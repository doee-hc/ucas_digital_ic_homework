==> flow/design.v <==
module TPRAM (
    input clk,
    input wea,                   
    input reb,                   
    input [4:0] addra,           
    input [4:0] addrb,           
    input [9:0] data_i_a,       
    output reg [9:0] data_o_b  
);
reg [9:0] RAM [26:0];          
always @(posedge clk) begin      
    if(wea) begin
        RAM[addra] <= data_i_a;
    end
end
always @(posedge clk) begin     
    if(reb) begin
        data_o_b <= RAM[addrb];
    end
end
endmodule
module mat_scan(
    input           clk,
    input           rst_n,
    input           vld_in,
    input   [9:0]   din,
    output  reg         vld_out,
    output  reg [9:0]   dout
);
    wire [4:0] zigzag_seq[62:0];
    assign zigzag_seq[0 ] = 5'd1 -1;
    assign zigzag_seq[1 ] = 5'd2 -1;
    assign zigzag_seq[2 ] = 5'd9 -1;
    assign zigzag_seq[3 ] = 5'd17-1;
    assign zigzag_seq[4 ] = 5'd10-1;
    assign zigzag_seq[5 ] = 5'd3 -1;
    assign zigzag_seq[6 ] = 5'd4 -1;
    assign zigzag_seq[7 ] = 5'd11-1;
    assign zigzag_seq[8 ] = 5'd18-1;
    assign zigzag_seq[9 ] = 5'd25-1;
    assign zigzag_seq[10] = 5'd3 -1;
    assign zigzag_seq[11] = 5'd26-1;
    assign zigzag_seq[12] = 5'd19-1;
    assign zigzag_seq[13] = 5'd12-1;
    assign zigzag_seq[14] = 5'd5 -1;
    assign zigzag_seq[15] = 5'd6 -1;
    assign zigzag_seq[16] = 5'd13-1;
    assign zigzag_seq[17] = 5'd20-1;
    assign zigzag_seq[18] = 5'd27-1;
    assign zigzag_seq[19] = 5'd4 -1;
    assign zigzag_seq[20] = 5'd12-1;
    assign zigzag_seq[21] = 5'd5 -1;
    assign zigzag_seq[22] = 5'd11-1;
    assign zigzag_seq[23] = 5'd1 -1;
    assign zigzag_seq[24] = 5'd21-1;
    assign zigzag_seq[25] = 5'd14-1;
    assign zigzag_seq[26] = 5'd7 -1;
    assign zigzag_seq[27] = 5'd8 -1;
    assign zigzag_seq[28] = 5'd15-1;
    assign zigzag_seq[29] = 5'd22-1;
    assign zigzag_seq[30] = 5'd2 -1;
    assign zigzag_seq[31] = 5'd18-1;
    assign zigzag_seq[32] = 5'd6 -1;
    assign zigzag_seq[33] = 5'd5 -1;
    assign zigzag_seq[34] = 5'd15-1;
    assign zigzag_seq[35] = 5'd22-1;
    assign zigzag_seq[36] = 5'd11-1;
    assign zigzag_seq[37] = 5'd13-1;
    assign zigzag_seq[38] = 5'd25-1;
    assign zigzag_seq[39] = 5'd9 -1;
    assign zigzag_seq[40] = 5'd23-1;
    assign zigzag_seq[41] = 5'd16-1;
    assign zigzag_seq[42] = 5'd24-1;
    assign zigzag_seq[43] = 5'd17-1;
    assign zigzag_seq[44] = 5'd3 -1;
    assign zigzag_seq[45] = 5'd20-1;
    assign zigzag_seq[46] = 5'd1 -1;
    assign zigzag_seq[47] = 5'd2 -1;
    assign zigzag_seq[48] = 5'd18-1;
    assign zigzag_seq[49] = 5'd21-1;
    assign zigzag_seq[50] = 5'd27-1;
    assign zigzag_seq[51] = 5'd26-1;
    assign zigzag_seq[52] = 5'd10-1;
    assign zigzag_seq[53] = 5'd19-1;
    assign zigzag_seq[54] = 5'd4 -1;
    assign zigzag_seq[55] = 5'd14-1;
    assign zigzag_seq[56] = 5'd6 -1;
    assign zigzag_seq[57] = 5'd5 -1;
    assign zigzag_seq[58] = 5'd7 -1;
    assign zigzag_seq[59] = 5'd12-1;
    assign zigzag_seq[60] = 5'd8 -1;
    assign zigzag_seq[61] = 5'd15-1;
    assign zigzag_seq[62] = 5'd22-1;
    reg [6:0] state_cur;
    reg [6:0] state_nxt;
    reg             we;
    reg             re;
    reg             re_r;
    reg     [4:0]   wr_addr;
    wire    [4:0]   rd_addr;
    reg     [9:0]   wr_data;
    reg     [9:0]   wr_data_r;
    reg     [9:0]   rd_data;
    assign rd_addr = wr_addr;
    TPRAM u_ram_8_27(
        .clk        (clk        ),
        .wea        (we         ),
        .reb        (re         ),
        .addra      (wr_addr    ),
        .addrb      (rd_addr    ),
        .data_i_a   (wr_data    ),
        .data_o_b   (rd_data    )
    );
    always @(*) begin
        if(state_cur == 91) begin
            state_nxt = 0;
        end else if(vld_in | state_cur > 63) begin
            state_nxt = state_cur + 1;
        end else begin
            state_nxt = state_cur;
        end
    end
    always @(posedge clk or negedge rst_n) begin
        if(!rst_n) begin
            state_cur <= 0;
        end
        else begin
            state_cur <= state_nxt;
        end
    end
    always @(posedge clk or negedge rst_n) begin
        if(!rst_n) begin
            we <= 1'b0;
            re <= 1'b0;
        end
        else begin
            we <= 1'b0;
            re <= 1'b0;
            if(state_nxt != 0) begin
                if(state_cur < 27) begin
                    wr_addr <= state_cur;
                    we      <= 1'b1;
                    wr_data <= din;
                end else if(state_cur < 48) begin
                    wr_addr <= zigzag_seq[state_cur-27];
                    we      <= 1'b1;
                    wr_data <= din;
                    re      <= 1'b1;
                end else if(state_cur != 48) begin
                    wr_addr <= zigzag_seq[state_cur-28];
                    we      <= 1'b1;
                    wr_data <= din;
                    re      <= 1'b1;
                end else begin
                    wr_data <= din;
                end
            end
        end
    end
    always @(posedge clk or negedge rst_n) begin
        if(!rst_n) begin
            re_r <= 1'b0;
        end
        else begin
            re_r <= re;
            wr_data_r <= wr_data;
        end
    end
    always @(*) begin
        if(state_cur == 50) begin
            dout = wr_data_r;
            vld_out = 1'b1;
        end else begin
            dout = rd_data;
            vld_out = re_r;
        end
    end
endmodule
; ---- Reports on mat_scan
; What the tools print for mat_scan, step after step.
; Lines are those of the file above, counted from 1.
; Cell names lack the library's common part.
; The mark n/a stands for no value.
[inputs]
top = mat_scan
clk_port = clk
cell_library = sky130hd
corner = tt_025C_1v80

; ---- Word-level counts
; Counts by Yosys on the flattened word-level netlist (proc, flatten, opt, wreduce; memories kept). Register bits leave out memories and registers merged into their read ports (data or address). Print and check cells are left out. Cells with the same type and inputs are merged into one.
; Memory sizes are those after Yosys's memory passes, which may raise the word count (mostly to a power of two), join words into wider ones and drop unused or constant bits.
[bits]
in_bits = 13
mem_count = 1
mem_bits_ro = 0
wordCells = 214
ram_bits = 270
latchBits = 0
clocked_rd_ports_x_width = 10
regBits = 35
out_inout_bits = 11
[mem_list]
columns = memory, words, width, rd, write_ports, line
row1 = u_ram_8_27.RAM, 27, 10, 1, 1, 10  ; reg [9:0] RAM [26:0];
[classes]
reduce_logical = 54
n_logic = 1
multipliers = 0
eq_ne = 127
addsub = 3
muxes = 18
cmp = 3
shift = 0
n_div = 0
[ops]
columns = cell, count
row1 = 6-bit == test with constant B, 62
row2 = 5-bit parallel mux with 27-bit select, 2
row3 = 6-bit by 5-bit == test with 1-bit output with constant B, 32
row4 = 6-bit by 4-bit == test with 1-bit output with constant B, 16
row5 = 3-bit OR reduction, 20
row6 = 2-bit OR reduction, 26
row7 = 6-bit by 3-bit == test with 1-bit output with constant B, 8
row8 = 6-bit by 2-bit == test with 1-bit output with constant B, 4
row9 = 10-bit two-way mux, 2
row10 = 5-bit two-way mux, 4
row11 = 7-bit two-way mux, 2
row12 = 6-bit by 1-bit == test with 1-bit output with constant B, 2
row13 = 6-bit by 5-bit subtractor with 6-bit output with constant B, 2
row14 = 6-bit logical NOT, 2
row15 = 4-bit OR reduction, 2
row16 = 1-bit two-way mux, 8
row17 = 7-bit by 1-bit adder with 7-bit output with constant B, 1
row18 = 7-bit by 5-bit < comparator with 1-bit output with constant B, 1
row19 = 7-bit by 6-bit > comparator with 1-bit output with constant B, 1
row20 = 7-bit by 6-bit < comparator with 1-bit output with constant B, 1
row21 = 7-bit by 6-bit == test with 1-bit output with constant B, 1
row22 = 7-bit by 6-bit inequality test with 1-bit output with constant B, 1
row23 = 7-bit == test with constant B, 1
row24 = 7-bit nonzero test, 1
row25 = 3-bit AND reduction, 1
row26 = 3-bit nonzero test, 1
row27 = 2-bit AND reduction, 1
row28 = 1-bit OR, 1

; ---- Depth
; Depth = most cells in a row (Yosys ltp): at word level without a register or memory, in the mapped netlist without a sequential cell, where the memories' decode and read muxes count.
[depth]
ltp_word = 7
abc_area = 0
depth_mapped = 12
mapped_depth_nobuf = 10

; ---- Netlist
; The flow's flattened synthesis, as Yosys stat reports it; memories are mapped. The netlist is that of the ABC_AREA named above (0 if unset); the other value can give another one.
[synth_totals]
ff_cells = 315
synth_area_um2 = 14293.7
seq_area_um2 = 9409.0
stdcells = 927
buf_cells = 69
[types]
columns = type, count, area_total_um2
row1 = edfxtp_1, 305, 9.16E+03
row2 = mux4_2, 60, 1.35E+03
row3 = mux2i_1, 27, 270.259
row4 = dfrtp_1, 10, 250.24
row5 = nand2_1, 58, 217.709
row6 = o21ai_0, 41, 205.197
row7 = nor2_1, 53, 198.941
row8 = mux2_2, 15, 168.912
row9 = a21oi_1, 31, 155.149
row10 = nor3_1, 31, 155.149
row11 = clkbuf_1, 31, 116.362
row12 = xnor2_1, 11, 96.342
row13 = buf_2, 19, 95.091
row14 = nand3_1, 17, 85.082
row15 = nand2b_1, 13, 81.328
row16 = a22oi_1, 9, 67.565
row17 = buf_6, 6, 67.565
row18 = ha_1, 5, 62.56
; Not listed: further types 65, cells in them 185.
; By module: a second synthesis without flattening, with its own total; a netlist apart from the flattened one above.
[unflattened]
hier_cells = 871
area_unflattened_um2 = 14298.7
; Each row is one instance without its submodules.
[by_module]
columns = mod, mod_area_um2, cells, instances, mod_seq_area_um2
row1 = TPRAM, 10724.0, 440, 1, 8408.1
row2 = mat_scan, 3574.7, 431, 1, 1001.0

; ---- Path before layout
; Path of least setup slack by OpenSTA after synthesis, without wires, with an ideal clock, recovery checks aside; 20% of the period is set as input and as output delay. Where synthesis merged equal registers, the netlist keeps one of their names.
[synth_path]
kind = register to output
start = register state_cur[0]
end = output port dout[0]
tclk_ps = 4870
arrival_time_ps = 2048
output_delay_ps = 974
delay_ps = 2048
slack_ps = 1848
t_first_pin_ps = 0
required_time_ps = 3896
n_path_buf = 3
stages = 9
period_less_setup_slack_ps = 3022
; "delay_ps" is the arrival time less input delay plus setup time.
; At an output port there is no setup time.
; "stages": output pins that drive a net of the path, with the launching flip-flop's if there is one; two outputs of one cell count as two.
; "period_less_setup_slack_ps" = period - worst setup slack (recovery checks aside). The figure is calculated, with input and output delays left at 20% of the set period.
; The rows between start and end are the longest chain of elaborated cells between them; the timing report does not say that the signal goes this way. Where chains are equally long, one stands for them.
; A line is the first line of the expression or statement that the cell stems from. Yosys adds cells for indexed reads and writes and turns some case tables into memories.
[synth_via]
cell_sequence = dfrtp_1 -> buf_6 -> inv_1 -> ha_1 -> clkbuf_1 -> inv_1 -> nor3b_1 -> buf_2 -> mux2_2
elab_chain_cells = 2
cone_cells = 2
cone_lines = 1
classes_between = 1 x eq/ne; 1 x mux
[synth_lines]
columns = item, line
row1 = from (decl), 94  ; reg [6:0] state_cur;
row2 = from (assign), 125  ; state_cur <= 0;
row3 = from (assign), 128  ; state_cur <= state_nxt;
row4 = 7-bit by 6-bit == test with 1-bit output, 170  ; if(state_cur == 50) begin
row5 = 10-bit two-way mux, 170
row6 = to (decl), 28  ; output  reg [9:0]   dout

; ---- Timing after layout
; Path of least setup slack in the final report of flow run 1 (OpenROAD, finished layout, wires in). Where an end is a register, its clock arrival counts in the times.
; The report prints the path's times to 10 ps; the period is as set.
[layout_path]
kind = register to output
start = register state_cur[0]
end = output port dout[6]
tclk_ps = 6130
t_first_pin_ps = 550
slack_ps = 1130
stages = 8
output_delay_ps = 1230
required_time_ps = 4900
arrival_time_ps = 3770
n_path_buf = 2
; The rows between start and end are the longest chain of elaborated cells between them; the timing report does not say that the signal goes this way. Where chains are equally long, one stands for them.
[layout_via]
cell_sequence = dfrtp_1 -> inv_1 -> ha_1 -> inv_1 -> nor3b_1 -> buf_4 -> mux2_2 -> clkdlybuf4s50_1
elab_chain_cells = 2
cone_cells = 2
cone_lines = 1
classes_between = 1 x eq/ne; 1 x mux
[layout_lines]
columns = item, line
row1 = from (decl), 94  ; reg [6:0] state_cur;
row2 = from (assign), 125  ; state_cur <= 0;
row3 = from (assign), 128  ; state_cur <= state_nxt;
row4 = 7-bit by 6-bit == test with 1-bit output, 170  ; if(state_cur == 50) begin
row5 = 10-bit two-way mux, 170
row6 = to (decl), 28  ; output  reg [9:0]   dout

; Settings and measured results of 2 stored flow runs for module mat_scan (sky130hd), not sorted in any way. The constraints put input and output delay at 20% of the set period each and load the outputs with 0.01 pF.
; "timing.achieved_period_ps": clock period set for the run, less the worst setup slack. It is reckoned from that one timing run; input and output delays stay at 20% of the period that was set.

[flow run 1: settings]
period_ns = 6.13
CORE_UTILIZATION = 63
SETUP_SLACK_MARGIN = 0.6
PLACE_DENSITY_LB_ADDON = 0.24
CORE_ASPECT_RATIO = 0.74
CELL_PAD_IN_SITES_GLOBAL_PLACEMENT = 0
TNS_END_PERCENT = 70
GPL_ROUTABILITY_DRIVEN = 0
CTS_CLUSTER_SIZE = 100
CAP_MARGIN = 20
CORE_MARGIN = 2
SLEW_MARGIN = 20
[flow run 1: results]
ys_area_um2 = 14293.7
total_die_area_um2 = 23923.3
post_route_util_frac = 0.704
worstSetupSlack_ps = 1135
final_setup_tns_ps = 0
timing.achieved_period_ps = 4995

[flow run 2: settings]
period_ns = 3.06
CORE_UTILIZATION = 16
SETUP_SLACK_MARGIN = 0.09
PLACE_DENSITY_LB_ADDON = 0.2
HOLD_SLACK_MARGIN = -0.1
CORE_ASPECT_RATIO = 0.98
CORE_MARGIN = 10
GPL_TIMING_DRIVEN = 1
CTS_CLUSTER_SIZE = 57
MAX_ROUTING_LAYER = met4
CAP_MARGIN = 20
SLEW_MARGIN = 20
[flow run 2: results]
ys_area_um2 = 14293.7
total_die_area_um2 = 101691.0
post_route_util_frac = 0.204
worstSetupSlack_ps = 162
final_setup_tns_ps = 0
timing.achieved_period_ps = 2898
